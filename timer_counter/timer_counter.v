==> flow/design.v <==
module timer_counter
	(
		input clk,  
		input start,  
		input reset,  
		input direction, 
		output reg [6:0] digit_units,  
		output reg [6:0] digit_tens  
	);
wire second_ena;  
reg [10:0] count_1s = 0;  
reg [10:0] count_units = 0;
reg [10:0] count_tens = 0; 
always @ ( posedge clk ) 
	begin
		if ( start == 0 || reset == 1 ) begin
				count_units = 0;
				count_tens = 0; end
		else if ( start == 1 && direction == 1 && reset == 0 ) begin
			if	( second_ena == 1 ) begin  
				count_units = count_units + 1;
				if ( count_units == 10 ) begin
					count_units = 0;
					count_tens = count_tens + 1; end
		end
		end  
		else if ( start == 1 && direction == 0 && reset == 0 ) begin
			if	( second_ena == 1 ) begin  
				count_units = count_units - 1;
				if ( count_units == 0 ) begin
					count_units = 9;
					count_tens = count_tens - 1; end
		end
	end  
		case ( count_units ) 
				0: digit_units = 7'b1111110;
            1: digit_units = 7'b0110000;
            2: digit_units = 7'b1101101;
            3: digit_units = 7'b1111001;
            4: digit_units = 7'b0110011;
            5: digit_units = 7'b1011011;
            6: digit_units = 7'b1011111;
            7: digit_units = 7'b1110000;
            8: digit_units = 7'b1111111;
            9: digit_units = 7'b1111011;
				default : digit_units = 7'b1111110;
		endcase
		case ( count_tens )
		      0: digit_tens = 7'b1111110;
            1: digit_tens = 7'b0110000;
            2: digit_tens = 7'b1101101;
            3: digit_tens = 7'b1111001;
            4: digit_tens = 7'b0110011;
            5: digit_tens = 7'b1011011;
            6: digit_tens = 7'b1011111;
            7: digit_tens = 7'b1110000;
            8: digit_tens = 7'b1111111;
            9: digit_tens = 7'b1111011;
				default : digit_tens = 7'b1111110;
		endcase
	end
always @ ( posedge clk ) 
	begin
		count_1s <= count_1s + 1;
		if ( count_1s == 2 )  
			count_1s <= 0;
		end
assign second_ena = count_1s == 2 ? 1: 0;
endmodule
From RTL to reports: timer_counter
The steps from the RTL of timer_counter to its reports follow in flow order.
Line numbers count from 1 in the design file above.
Operators carry their Yosys type and port widths (W data, S select, Z words).
{"block": "setup", "top_module": "timer_counter", "clk_port": "clk", "library": "sky130hd", "corner": "tt_025C_1v80"}

Word-level counts
Yosys after proc, flatten, opt, wreduce and memory -nomap, before mapping. Enables and synchronous resets that opt folds into registers are not counted as muxes. Print and check cells are not counted. Equal cells are merged and count once.
Memory sizes are those after Yosys's memory passes, which may raise the word count (mostly to a power of two), join words into wider ones and drop unused or constant bits.
{"block": "op_classes", "n_addsub": 5, "n_eq": 2, "n_mux": 15, "bitwise": 3, "n_reduce_logical": 10}
{"block": "ops", "cell": "$mux W11", "count": 14}
{"block": "ops", "cell": "$add A11 B1 Y11 const B", "count": 3}
{"block": "ops", "cell": "$sub A11 B1 Y11 const B", "count": 2}
{"block": "ops", "cell": "$logic_not A7 Y1", "count": 2}
{"block": "ops", "cell": "$eq A11 B2 Y1 const B", "count": 1}
{"block": "ops", "cell": "$eq A11 B4 Y1 const B", "count": 1}
{"block": "ops", "cell": "$logic_not A11 Y1", "count": 1}
{"block": "ops", "cell": "$logic_and A1 B1 Y1", "count": 4}
{"block": "ops", "cell": "$not A1 Y1", "count": 3}
{"block": "ops", "cell": "$logic_not A1 Y1", "count": 2}
{"block": "ops", "cell": "$logic_or A1 B1 Y1", "count": 1}
{"block": "ops", "cell": "$mux W1", "count": 1}
{"block": "word_totals", "ff_bits": 33, "romBits": 224, "clocked_rd_ports_x_width": 14, "n_memories": 2, "inputBits": 4}
{"block": "memory_table", "name": "(name not given)", "size": 16, "word_bits": 7, "rd": 1, "write_ports": 0, "line_no": 35, "source": "case ( count_units )"}
{"block": "memory_table", "name": "(name not given)", "size": 16, "word_bits": 7, "rd": 1, "write_ports": 0, "line_no": 48, "source": "case ( count_tens )"}

Longest topological paths
Depth = most cells in a row (Yosys ltp): at word level without a register or memory, in the mapped netlist without a sequential cell, where the memories' decode and read muxes count.
{"block": "depth", "depth_word": 9, "abc_area": 0, "depth_mapped": 18}

After synthesis
The flow's flattened synthesis, as Yosys stat reports it; memories are mapped. The netlist is that of the ABC_AREA named above (0 if unset); the other value can give another one.
{"block": "types", "cell": "sky130_fd_sc_hd__dfxtp_1", "count": 47, "area_total_um2": 940.902}
{"block": "types", "cell": "sky130_fd_sc_hd__ha_1", "count": 17, "area_total_um2": 212.704}
{"block": "types", "cell": "sky130_fd_sc_hd__nor2_1", "count": 40, "area_total_um2": 150.144}
{"block": "types", "cell": "sky130_fd_sc_hd__xnor2_1", "count": 14, "area_total_um2": 122.618}
{"block": "types", "cell": "sky130_fd_sc_hd__nand2_1", "count": 27, "area_total_um2": 101.347}
{"block": "types", "cell": "sky130_fd_sc_hd__a21oi_1", "count": 15, "area_total_um2": 75.072}
{"block": "types", "cell": "sky130_fd_sc_hd__nor3_1", "count": 15, "area_total_um2": 75.072}
{"block": "types", "cell": "sky130_fd_sc_hd__clkbuf_1", "count": 19, "area_total_um2": 71.318}
{"block": "types", "cell": "sky130_fd_sc_hd__nand3_1", "count": 14, "area_total_um2": 70.067}
{"block": "types", "cell": "sky130_fd_sc_hd__nand4_1", "count": 11, "area_total_um2": 68.816}
{"block": "types", "cell": "sky130_fd_sc_hd__inv_1", "count": 17, "area_total_um2": 63.811}
{"block": "types", "cell": "sky130_fd_sc_hd__xor2_1", "count": 7, "area_total_um2": 61.309}
{"block": "types", "cell": "sky130_fd_sc_hd__nor4_1", "count": 9, "area_total_um2": 56.304}
{"block": "types", "cell": "sky130_fd_sc_hd__o21ai_0", "count": 11, "area_total_um2": 55.053}
{"block": "types", "cell": "sky130_fd_sc_hd__mux2i_1", "count": 5, "area_total_um2": 50.048}
{"block": "types", "cell": "sky130_fd_sc_hd__a211oi_1", "count": 6, "area_total_um2": 45.043}
{"block": "types", "cell": "sky130_fd_sc_hd__or4_1", "count": 6, "area_total_um2": 45.043}
{"block": "types", "cell": "sky130_fd_sc_hd__a211o_1", "count": 5, "area_total_um2": 43.792}
Not listed: further types 48, cells in them 96.
{"block": "mapped", "stdcells": 381, "mapped_area_um2": 3072.9, "sequential_area_um2": 940.9, "ff_cells": 47, "n_buf": 27}

Timing after synthesis
Source: OpenSTA report_checks on the synthesized netlist (no wires, ideal clock, input and output delay 20% of the period each), path of least setup slack; recovery checks are left aside. Register names are those of the netlist, which keeps one name where synthesis merged equal registers.
{"block": "synth_path", "kind": "reg-to-reg", "start": "register count_units[0]", "end": "register digit_tens[3]", "tclk_ns": 4.33, "setup_time_ns": 0.147, "launch_ns": 0.000, "t_arrival_ns": 3.588, "required_time_ns": 4.183, "setup_slack_ns": 0.594, "path_delay_ns": 3.735, "driving_pins": 18, "n_path_buf": 4, "synth_period_reached_ns": 3.736}
"path_delay_ns" is the arrival time less input delay plus setup time.
"driving_pins": output pins that drive a net of the path, with the launching flip-flop's if there is one; two outputs of one cell count as two.
"synth_period_reached_ns" is the clock period less the worst setup slack; recovery checks do not enter. This is arithmetic on one report: input and output delays are still those of the set period (20% each).
Between the ends stands the longest chain of elaborated cells between them, by number of cells; it is not shown to be the way that was timed. Of several equally long chains one is given.
A line is the first line of the expression or statement that the cell stems from. Yosys adds cells for indexed reads and writes and turns some case tables into memories.
At most two assigning lines are given for a register; there are more.
{"block": "synth_via", "cell_sequence": "sky130_fd_sc_hd__dfxtp_1 -> sky130_fd_sc_hd__buf_2 -> sky130_fd_sc_hd__inv_1 -> sky130_fd_sc_hd__ha_1 -> sky130_fd_sc_hd__clkbuf_1 -> sky130_fd_sc_hd__or3b_2 -> sky130_fd_sc_hd__clkbuf_1 -> sky130_fd_sc_hd__o32ai_1 -> sky130_fd_sc_hd__a32o_1 -> sky130_fd_sc_hd__and4_1 -> sky130_fd_sc_hd__clkbuf_1 -> sky130_fd_sc_hd__a22o_1 -> sky130_fd_sc_hd__nor2_1 -> sky130_fd_sc_hd__nor3_1 -> sky130_fd_sc_hd__inv_1 -> sky130_fd_sc_hd__ha_1 -> sky130_fd_sc_hd__o21ai_0 -> sky130_fd_sc_hd__nand4_1", "elab_chain_cells": 9}
{"block": "synth_rtl", "element": "start, declared", "line_no": 12, "source": "reg [10:0] count_units = 0;"}
{"block": "synth_rtl", "element": "start, assigned", "line_no": 21, "source": "count_units = count_units + 1;"}
{"block": "synth_rtl", "element": "start, assigned", "line_no": 29, "source": "count_units = count_units - 1;"}
{"block": "synth_rtl", "element": "$sub A11 B1 Y11", "line_no": 29}
{"block": "synth_rtl", "element": "$logic_not A11 Y1", "line_no": 30, "source": "if ( count_units == 0 ) begin"}
{"block": "synth_rtl", "element": "$mux W11", "line_no": 30}
{"block": "synth_rtl", "element": "$mux W11", "line_no": 28, "source": "if ( second_ena == 1 ) begin"}
{"block": "synth_rtl", "element": "$mux W11", "line_no": 27, "source": "else if ( start == 1 && direction == 0 && reset == 0 ) begin"}
{"block": "synth_rtl", "element": "$mux W11", "line_no": 19, "source": "else if ( start == 1 && direction == 1 && reset == 0 ) begin"}
{"block": "synth_rtl", "element": "$mux W11", "line_no": 16, "source": "if ( start == 0 || reset == 1 ) begin"}
{"block": "synth_rtl", "element": "$logic_not A7 Y1", "line_no": 48, "source": "case ( count_tens )"}
{"block": "synth_rtl", "element": "$logic_not A1 Y1"}
{"block": "synth_rtl", "element": "end, assigned", "line_no": 49, "source": "0: digit_tens = 7'b1111110;"}
{"block": "synth_rtl", "element": "end, assigned", "line_no": 50, "source": "1: digit_tens = 7'b0110000;"}
{"block": "synth_rtl", "element": "end, declared", "line_no": 8, "source": "output reg [6:0] digit_tens"}

Timing after layout
Path of least setup slack in the final report of run 1 (OpenROAD, finished layout, wires in). Where an end is a register, its clock arrival counts in the times.
{"block": "layout_path", "kind": "reg-to-reg", "start": "register count_units[4]", "end": "register digit_units[5]", "tclk_ns": 3.85, "setup_time_ns": 0.13, "launch_ns": 0.31, "t_arrival_ns": 3.81, "required_time_ns": 4.03, "setup_slack_ns": 0.22, "driving_pins": 10, "n_path_buf": 0}
Between the ends stands the longest chain of elaborated cells between them, by number of cells; it is not shown to be the way that was timed. Of several equally long chains one is given.
At most two assigning lines are given for a register; there are more.
{"block": "layout_via", "cell_sequence": "sky130_fd_sc_hd__dfxtp_1 -> sky130_fd_sc_hd__nand4_1 -> sky130_fd_sc_hd__nor3_1 -> sky130_fd_sc_hd__mux2i_1 -> sky130_fd_sc_hd__nor3_1 -> sky130_fd_sc_hd__o2111a_1 -> sky130_fd_sc_hd__nor2_1 -> sky130_fd_sc_hd__or4_1 -> sky130_fd_sc_hd__or4b_1 -> sky130_fd_sc_hd__or4_1", "elab_chain_cells": 9}
{"block": "layout_rtl", "element": "start, declared", "line_no": 12, "source": "reg [10:0] count_units = 0;"}
{"block": "layout_rtl", "element": "start, assigned", "line_no": 21, "source": "count_units = count_units + 1;"}
{"block": "layout_rtl", "element": "start, assigned", "line_no": 29, "source": "count_units = count_units - 1;"}
{"block": "layout_rtl", "element": "$sub A11 B1 Y11", "line_no": 29}
{"block": "layout_rtl", "element": "$logic_not A11 Y1", "line_no": 30, "source": "if ( count_units == 0 ) begin"}
{"block": "layout_rtl", "element": "$mux W11", "line_no": 30}
{"block": "layout_rtl", "element": "$mux W11", "line_no": 28, "source": "if ( second_ena == 1 ) begin"}
{"block": "layout_rtl", "element": "$mux W11", "line_no": 27, "source": "else if ( start == 1 && direction == 0 && reset == 0 ) begin"}
{"block": "layout_rtl", "element": "$mux W11", "line_no": 19, "source": "else if ( start == 1 && direction == 1 && reset == 0 ) begin"}
{"block": "layout_rtl", "element": "$mux W11", "line_no": 16, "source": "if ( start == 0 || reset == 1 ) begin"}
{"block": "layout_rtl", "element": "$logic_not A7 Y1", "line_no": 35, "source": "case ( count_units )"}
{"block": "layout_rtl", "element": "$logic_not A1 Y1"}
{"block": "layout_rtl", "element": "end, assigned", "line_no": 36, "source": "0: digit_units = 7'b1111110;"}
{"block": "layout_rtl", "element": "end, assigned", "line_no": 37, "source": "1: digit_units = 7'b0110000;"}
{"block": "layout_rtl", "element": "end, declared", "line_no": 7, "source": "output reg [6:0] digit_units,"}

Stored flow runs of timer_counter (2 of them; Yosys, OpenROAD, sky130hd). They differ in their settings and are not a sequence. Constraints: input delay and output delay 20% of the set period each, output load 0.01 pF.
"clock_period_reached_ns": clock period set for the run, less the worst setup slack. It is reckoned from that one timing run; input and output delays stay at 20% of the period that was set.
"timing.worst_path_ns" means the part of the period allowed to the worst setup path (the constraints hold back 20% at inputs and 20% at outputs) less its slack; where the path has registers, the arrival times of their clocks count too.
By "power.total_uw" is meant OpenSTA's value without simulated activity: inputs other than the clock are taken to toggle once in ten clock periods, and the tool carries that through the logic.

{"run": "run 1", "settings": { "period_ns": 3.85, "CAP_MARGIN": 20, "CORE_MARGIN": 2, "CORE_UTILIZATION": 40, "SLEW_MARGIN": 20 }, "results": { "cell_area_final_um2": 3714.8, "clock_period_reached_ns": 3.631, "worst_hold_slack_ns": 0.485, "setup_tns_ns": 0.000, "synthArea_um2": 3072.9, "fin_util_frac": 0.507, "design_die_area_um2": 8399.7, "timing.worst_path_ns": 3.63, "critical_path_kind": "reg-to-reg", "power.total_uw": 1058, "setup_worst_slack_ns": 0.219 }}
{"run": "run 2", "settings": { "period_ns": 4.06, "CORE_UTILIZATION": 60, "PLACE_DENSITY": 0.85, "CORE_MARGIN": 4, "CELL_PAD_IN_SITES_DETAIL_PLACEMENT": 2, "ABC_AREA": 0, "SLEW_MARGIN": 5, "MAX_ROUTING_LAYER": "met5", "CAP_MARGIN": 20 }, "outcome": "no results, placement failed with DPL-0033"}
